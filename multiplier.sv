==> flow/design.v <==
module multiplier #(parameter N = 32) (
    input logic CLK, EN_mult, EN_blockRead, rst_n,
    input logic [15:0] mult_input0, 
    input logic [15:0] mult_input1,
    input logic [N - 1:0] readMem_val,
    output logic RDY_mult, EN_readMem, EN_writeMem, VALID_memVal,
    output logic [N - 1:0] writeMem_val, memVal_data,
    output logic [5:0] writeMem_addr, readMem_addr
    );
    typedef enum logic [1:0]{
        INIT,
        IDLE_WRITE,
        FULL,
        READ
    } state_t;
    state_t curr_state, next_state;
    logic [5:0] write_addr_reg, read_addr_reg;
    logic mem_full_flag;
	logic [7:0] p0r0, p0r1, p0r2, p0r3, p0r4, p0r5, p0r6, p0r7;
	logic [7:0] p0r8, p0r9, p0r10, p0r11, p0r12, p0r13, p0r14, p0r15;
	logic [19:0] p1sum0, p1sum1, p1sum2, p1sum3;
	logic [31:0] p2sum0, p2sum1;
	logic [31:0] p3out;
    logic pipe0_en, pipe1_en, pipe2_en, pipe3_en;
    logic valid_read_reg;
    assign memVal_data = readMem_val;
    always_ff @(posedge CLK) begin
		if (!rst_n) begin
			curr_state <= INIT;
			pipe0_en <= 0;
			pipe1_en <= 0;
			pipe2_en <= 0;
			pipe3_en <= 0;
			mem_full_flag <= 1'b0;
			write_addr_reg <= 6'b0;
			read_addr_reg <= 6'b0;
		end else begin
			curr_state <= next_state;
			pipe0_en <= EN_mult;
			pipe1_en <= pipe0_en;
			pipe2_en <= pipe1_en;
			pipe3_en <= pipe2_en;
			p0r0 <= mult_input0[3:0]  * mult_input1[3:0];
			p0r1 <= mult_input0[3:0]  * mult_input1[7:4];
			p0r2 <= mult_input0[3:0]  * mult_input1[11:8];
			p0r3 <= mult_input0[3:0]  * mult_input1[15:12];
			p0r4 <= mult_input0[7:4]  * mult_input1[3:0];
			p0r5 <= mult_input0[7:4]  * mult_input1[7:4];
			p0r6 <= mult_input0[7:4]  * mult_input1[11:8];
			p0r7 <= mult_input0[7:4]  * mult_input1[15:12];
			p0r8 <= mult_input0[11:8]  * mult_input1[3:0];
			p0r9 <= mult_input0[11:8]  * mult_input1[7:4];
			p0r10 <= mult_input0[11:8]  * mult_input1[11:8];
			p0r11 <= mult_input0[11:8]  * mult_input1[15:12];
			p0r12 <= mult_input0[15:12]  * mult_input1[3:0];
			p0r13 <= mult_input0[15:12]  * mult_input1[7:4];
			p0r14 <= mult_input0[15:12]  * mult_input1[11:8];
			p0r15 <= mult_input0[15:12]  * mult_input1[15:12];
			p1sum0 <= {12'b0, p0r0} +
					  {8'b0, p0r1, 4'b0} +
					  {4'b0, p0r2, 8'b0} +
					  {p0r3, 12'b0};
			p1sum1 <= {12'b0, p0r4} +
					  {8'b0, p0r5, 4'b0} +
					  {4'b0, p0r6, 8'b0} +
					  {p0r7, 12'b0};
			p1sum2 <= {12'b0, p0r8} +
					  {8'b0, p0r9, 4'b0} +
					  {4'b0, p0r10, 8'b0} +
					  {p0r11, 12'b0};
			p1sum3 <= {12'b0, p0r12} +
					  {8'b0, p0r13, 4'b0} +
					  {4'b0, p0r14, 8'b0} +
					  {p0r15, 12'b0};
			p2sum0 <= {8'b0, ({4'b0, p1sum0} + {p1sum1, 4'b0})};
			p2sum1 <= ({4'b0, p1sum2} + {p1sum3, 4'b0}) << 8;
			p3out <= p2sum0 + p2sum1;
			valid_read_reg <= 1'b0;
			case (curr_state)
				INIT: begin
					valid_read_reg <= 1'b0;
					write_addr_reg <= 6'b0;
					read_addr_reg <= 6'b0;
					mem_full_flag <= 1'b0;
				end
				IDLE_WRITE: begin
					valid_read_reg <= 1'b0;
					if (pipe3_en && ~mem_full_flag) begin
						write_addr_reg <= write_addr_reg + 1;
						if (write_addr_reg == 6'h3f) begin
							read_addr_reg <= 6'b0;
							mem_full_flag <= 1'b1;
						end
					end
				end
				FULL: begin
					write_addr_reg <= 6'b0;
				end
				READ: begin
					valid_read_reg <= 1'b1;
					if (read_addr_reg == 6'h3f) begin
						write_addr_reg <= 6'b0;
						mem_full_flag <= 1'b0;
					end else begin
						read_addr_reg <= read_addr_reg + 1;
					end
				end
				default: begin
				end
			endcase 
		end
    end
    always_comb begin
        next_state = curr_state;
        RDY_mult = 1'b0;
        EN_writeMem = 1'b0;
        EN_readMem = 1'b0;
        writeMem_val = p3out;
        writeMem_addr = write_addr_reg;
        readMem_addr = read_addr_reg;
        VALID_memVal = valid_read_reg;
        case (curr_state)
            INIT: begin
                RDY_mult = 1'b0;
                if (~mem_full_flag)
                    next_state = IDLE_WRITE;
            end
            IDLE_WRITE: begin
                RDY_mult = 1'b1;
                if (pipe3_en && ~mem_full_flag)
                    EN_writeMem = 1'b1;
                if (mem_full_flag) begin 
                    RDY_mult = 1'b0;
                    next_state = FULL;
                end
            end
            FULL: begin
                RDY_mult = 1'b0;
                if (EN_blockRead && mem_full_flag)
                    next_state = READ;
            end
            READ: begin
                RDY_mult = 1'b0;
                EN_readMem = 1'b1;
                if (read_addr_reg == 6'h3f)
                    next_state = IDLE_WRITE;
            end
            default:
                next_state = INIT;
        endcase
    end
endmodule: multiplier
Step by step through the tools: multiplier
Tool output for the design above, in the order of the flow.
Line numbers count from 1 in the design file above.
Library cell names are shortened.
Not given: -

inputs
  design top = multiplier
  clock port = CLK
  standard-cell library = sky130hd
  timing corner = tt_025C_1v80

Word-level counts
Counts by Yosys on the flattened word-level netlist (proc, flatten, opt, wreduce; memories kept). Register bits leave out memories and registers merged into their read ports (data or address). Print and check cells are left out. Cells with the same type and inputs are merged into one.

cells by class
  $add $sub $neg = 17
  multiply operators = 16
  equality and inequality tests = 12
  muxes and demuxes = 22
  bitwise gates (word level) = 1
  reductions and logical operators = 12

operators with widths
  cell                                          count
  multiplier 4 x 4 -> 8 bit                     16
  adder 17 x 20 -> 20 bit                       4
  adder 13 x 16 -> 17 bit                       4
  adder 8 x 12 -> 13 bit                        4
  adder 20 x 24 -> 24 bit                       2
  parallel mux 6 bit (select 3 bit)             2
  adder 24 x 32 -> 32 bit                       1
  2-to-1 mux 6 bit                              5
  inequality test 2 bit with constant B         7
  AND reduction 4 bit                           3
  adder 6 x 1 -> 6 bit with constant B          2
  equality test 6 bit with constant B           2
  parallel mux 2 bit (select 4 bit)             1
  2-to-1 mux 2 bit                              4
  nonzero test 3 bit                            2
  OR reduction 3 bit                            2
  parallel mux 1 bit (select 2 bit)             3
  2-to-1 mux 1 bit                              6
  equality test 2 bit with constant B           2
  AND reduction 3 bit                           1
  parallel mux 1 bit (select 3 bit)             1
  logical AND 1 bit                             2
  equality test 2 x 1 -> 1 bit with constant B  1
  zero test 2 bit                               1
  OR reduction 2 bit                            1
  inverter 1 bit                                1

bit counts
  flip-flop bits (word level) = 308
  input bits = 68
  output and inout port bits = 80
  elaborated cells = 112

Depth
Yosys ltp: most cells in a row. Word level: on the elaborated netlist, between registers, memories and ports. Mapped: between sequential cells and ports; inverters and the memories' decode and read muxes count.

logic depth
  depth after elaboration = 4
  ABC_AREA = 0
  depth in mapped cells = 11
  depth with buffers taken out = 10

Synthesis result
Source: synth_stat.txt of the flow (Yosys; design flattened, memories mapped). It holds for the ABC_AREA given above (unset counts as 0); a run with the other value may have another netlist.
The area totals of this step are shown rounded.

cell types
  type      count  total area (µm²)
  edfxtp_1  289    8.68E+03
  ha_1      290    3628.48
  fa_1      71     1.42E+03
  and2_1    213    1.33E+03
  xnor2_1   124    1.09E+03
  a21oi_1   128    640.614
  a21o_1    65     487.968
  inv_1     118    442.925
  nand2_1   116    435.418
  dfxtp_1   21     420.403
  xor2_1    34     297.786
  buf_4     32     240.23
  nor2_1    59     221.462
  o21ai_0   44     220.211
  o21bai_1  23     172.666
  nand3_1   34     170.163
  clkbuf_1  42     157.651
  nor2b_1   21     131.376

Other cell types: 54; their cells: 197.

mapped netlist
  cells in the netlist = 1921
  cell area after synthesis = 22000 µm²
  sequential part of the area = 9100 µm²
  flip-flop cells = 310
  buffer cells = 77

Path before layout
Source: OpenSTA report_checks on the synthesized netlist (no wires, ideal clock, input and output delay 20% of the period each), path of least setup slack; recovery checks are left aside. Register names are those of the netlist, which keeps one name where synthesis merged equal registers.

timing after synthesis
  kind = input -> register
  start point = input port mult_input1[7]
  end point = register p0r13[7]
  clock period = 4.08 ns
  external input delay = 0.816 ns
  library setup time = 0.258 ns
  time at the first pin = 0.816 ns
  data arrival time = 3.215 ns
  required time = 3.822 ns
  slack = 0.608 ns
  delay of the path = 2.657 ns
  stages on the path = 11
  buffers on the path = 1
  period reached after synthesis = 3.472 ns

"delay of the path" is the arrival time less input delay plus setup time.
"stages on the path" counts driving pins, that of a launching flip-flop among them; a cell with two outputs on the path counts twice.
"period reached after synthesis" is the clock period less the worst setup slack; recovery checks do not enter. This is arithmetic on one report: input and output delays are still those of the set period (20% each).
The rows between start and end are the longest chain of elaborated cells between them; the timing report does not say that the signal goes this way. Where chains are equally long, one stands for them.
A line is the first line of the expression or statement that the cell stems from. Yosys adds cells for indexed reads and writes and turns some case tables into memories.

on the way, after synthesis
  cells stage by stage = clkbuf_1 -> nand2_1 -> fa_1 -> inv_1 -> fa_1 -> ha_1 -> a21o_1 -> a21oi_1 -> o21bai_1 -> a21oi_1 -> xnor2_1
  length of the longest elaborated chain = 1
  elaborated cells on any way between the ends = 1
  RTL lines with such cells = 1
  classes of those cells = 1 x mul

RTL lines, path after synthesis
  element                    RTL line  text
  start, declared            4         input logic [15:0] mult_input1,
  multiplier 4 x 4 -> 8 bit  56        p0r13 <= mult_input0[15:12] * mult_input1[7:4];
  end, assigned              56
  end, declared              20        logic [7:0] p0r8, p0r9, p0r10, p0r11, p0r12, p0r13, p0r14, p0r15;

Path in the finished layout
From the final timing report of run 1: the path of least setup slack in the routed layout; clock arrival at registers is part of the times.

timing after layout
  kind = input -> register
  start point = input port mult_input0[6]
  end point = register p0r4[7]
  clock period = 4.71 ns
  external input delay = 0.94 ns
  library setup time = 0.24 ns
  time at the first pin = 0.94 ns
  data arrival time = 3.85 ns
  required time = 5.05 ns
  slack = 1.20 ns
  stages on the path = 11
  buffers on the path = 1

The rows between start and end are the longest chain of elaborated cells between them; the timing report does not say that the signal goes this way. Where chains are equally long, one stands for them.

on the way, after layout
  cells stage by stage = clkdlybuf4s15_1 -> nand2_1 -> fa_1 -> inv_1 -> fa_1 -> ha_1 -> a21o_1 -> a21oi_1 -> o21bai_1 -> a21oi_1 -> xnor2_1
  length of the longest elaborated chain = 1
  elaborated cells on any way between the ends = 1
  RTL lines with such cells = 1
  classes of those cells = 1 x mul

RTL lines, path after layout
  element                    RTL line  text
  start, declared            3         input logic [15:0] mult_input0,
  multiplier 4 x 4 -> 8 bit  47        p0r4 <= mult_input0[7:4] * mult_input1[3:0];
  end, assigned              47
  end, declared              19        logic [7:0] p0r0, p0r1, p0r2, p0r3, p0r4, p0r5, p0r6, p0r7;

Subject: multiplier on sky130hd, stored results

Hello all,

Settings and measured results of 2 stored flow runs for module multiplier (sky130hd), not sorted in any way. The constraints put input and output delay at 20% of the set period each and load the outputs with 0.01 pF.
"total power of the final layout" is the tool's figure for a default switching activity; nothing was simulated.
The results are shown rounded.
A setting shown as . is not set for that run.
Among the results, . means that no value is shown for the run.

name                                       run 1  run 2
period_ns                                  4.71   6.45
CORE_UTILIZATION                           67     70
SETUP_SLACK_MARGIN                         1.12   0.05
PLACE_DENSITY_LB_ADDON                     0.16   .
CORE_ASPECT_RATIO                          0.72   .
CORE_MARGIN                                2      10
CELL_PAD_IN_SITES_GLOBAL_PLACEMENT         1      3
ABC_AREA                                   0      .
GPL_ROUTABILITY_DRIVEN                     1      .
CTS_CLUSTER_DIAMETER                       76     260
CAP_MARGIN                                 30     20
MAX_ROUTING_LAYER                          met4   .
SLEW_MARGIN                                20     25
PLACE_DENSITY                              .      0.66
TNS_END_PERCENT                            .      5
GPL_TIMING_DRIVEN                          .      0
CTS_CLUSTER_SIZE                           .      26
worst hold slack in the final report (ns)  0.42   .
total power of the final layout (uW)       11000  .
setup slack of the worst path (ns)         1.2    .
mapped cell area after synthesis (µm²)     22000  .
overall die area (µm²)                     34000  .
standard-cell area after routing (µm²)     24000  .

Run 2: unfinished; error GPL-0301 in placement

Thanks
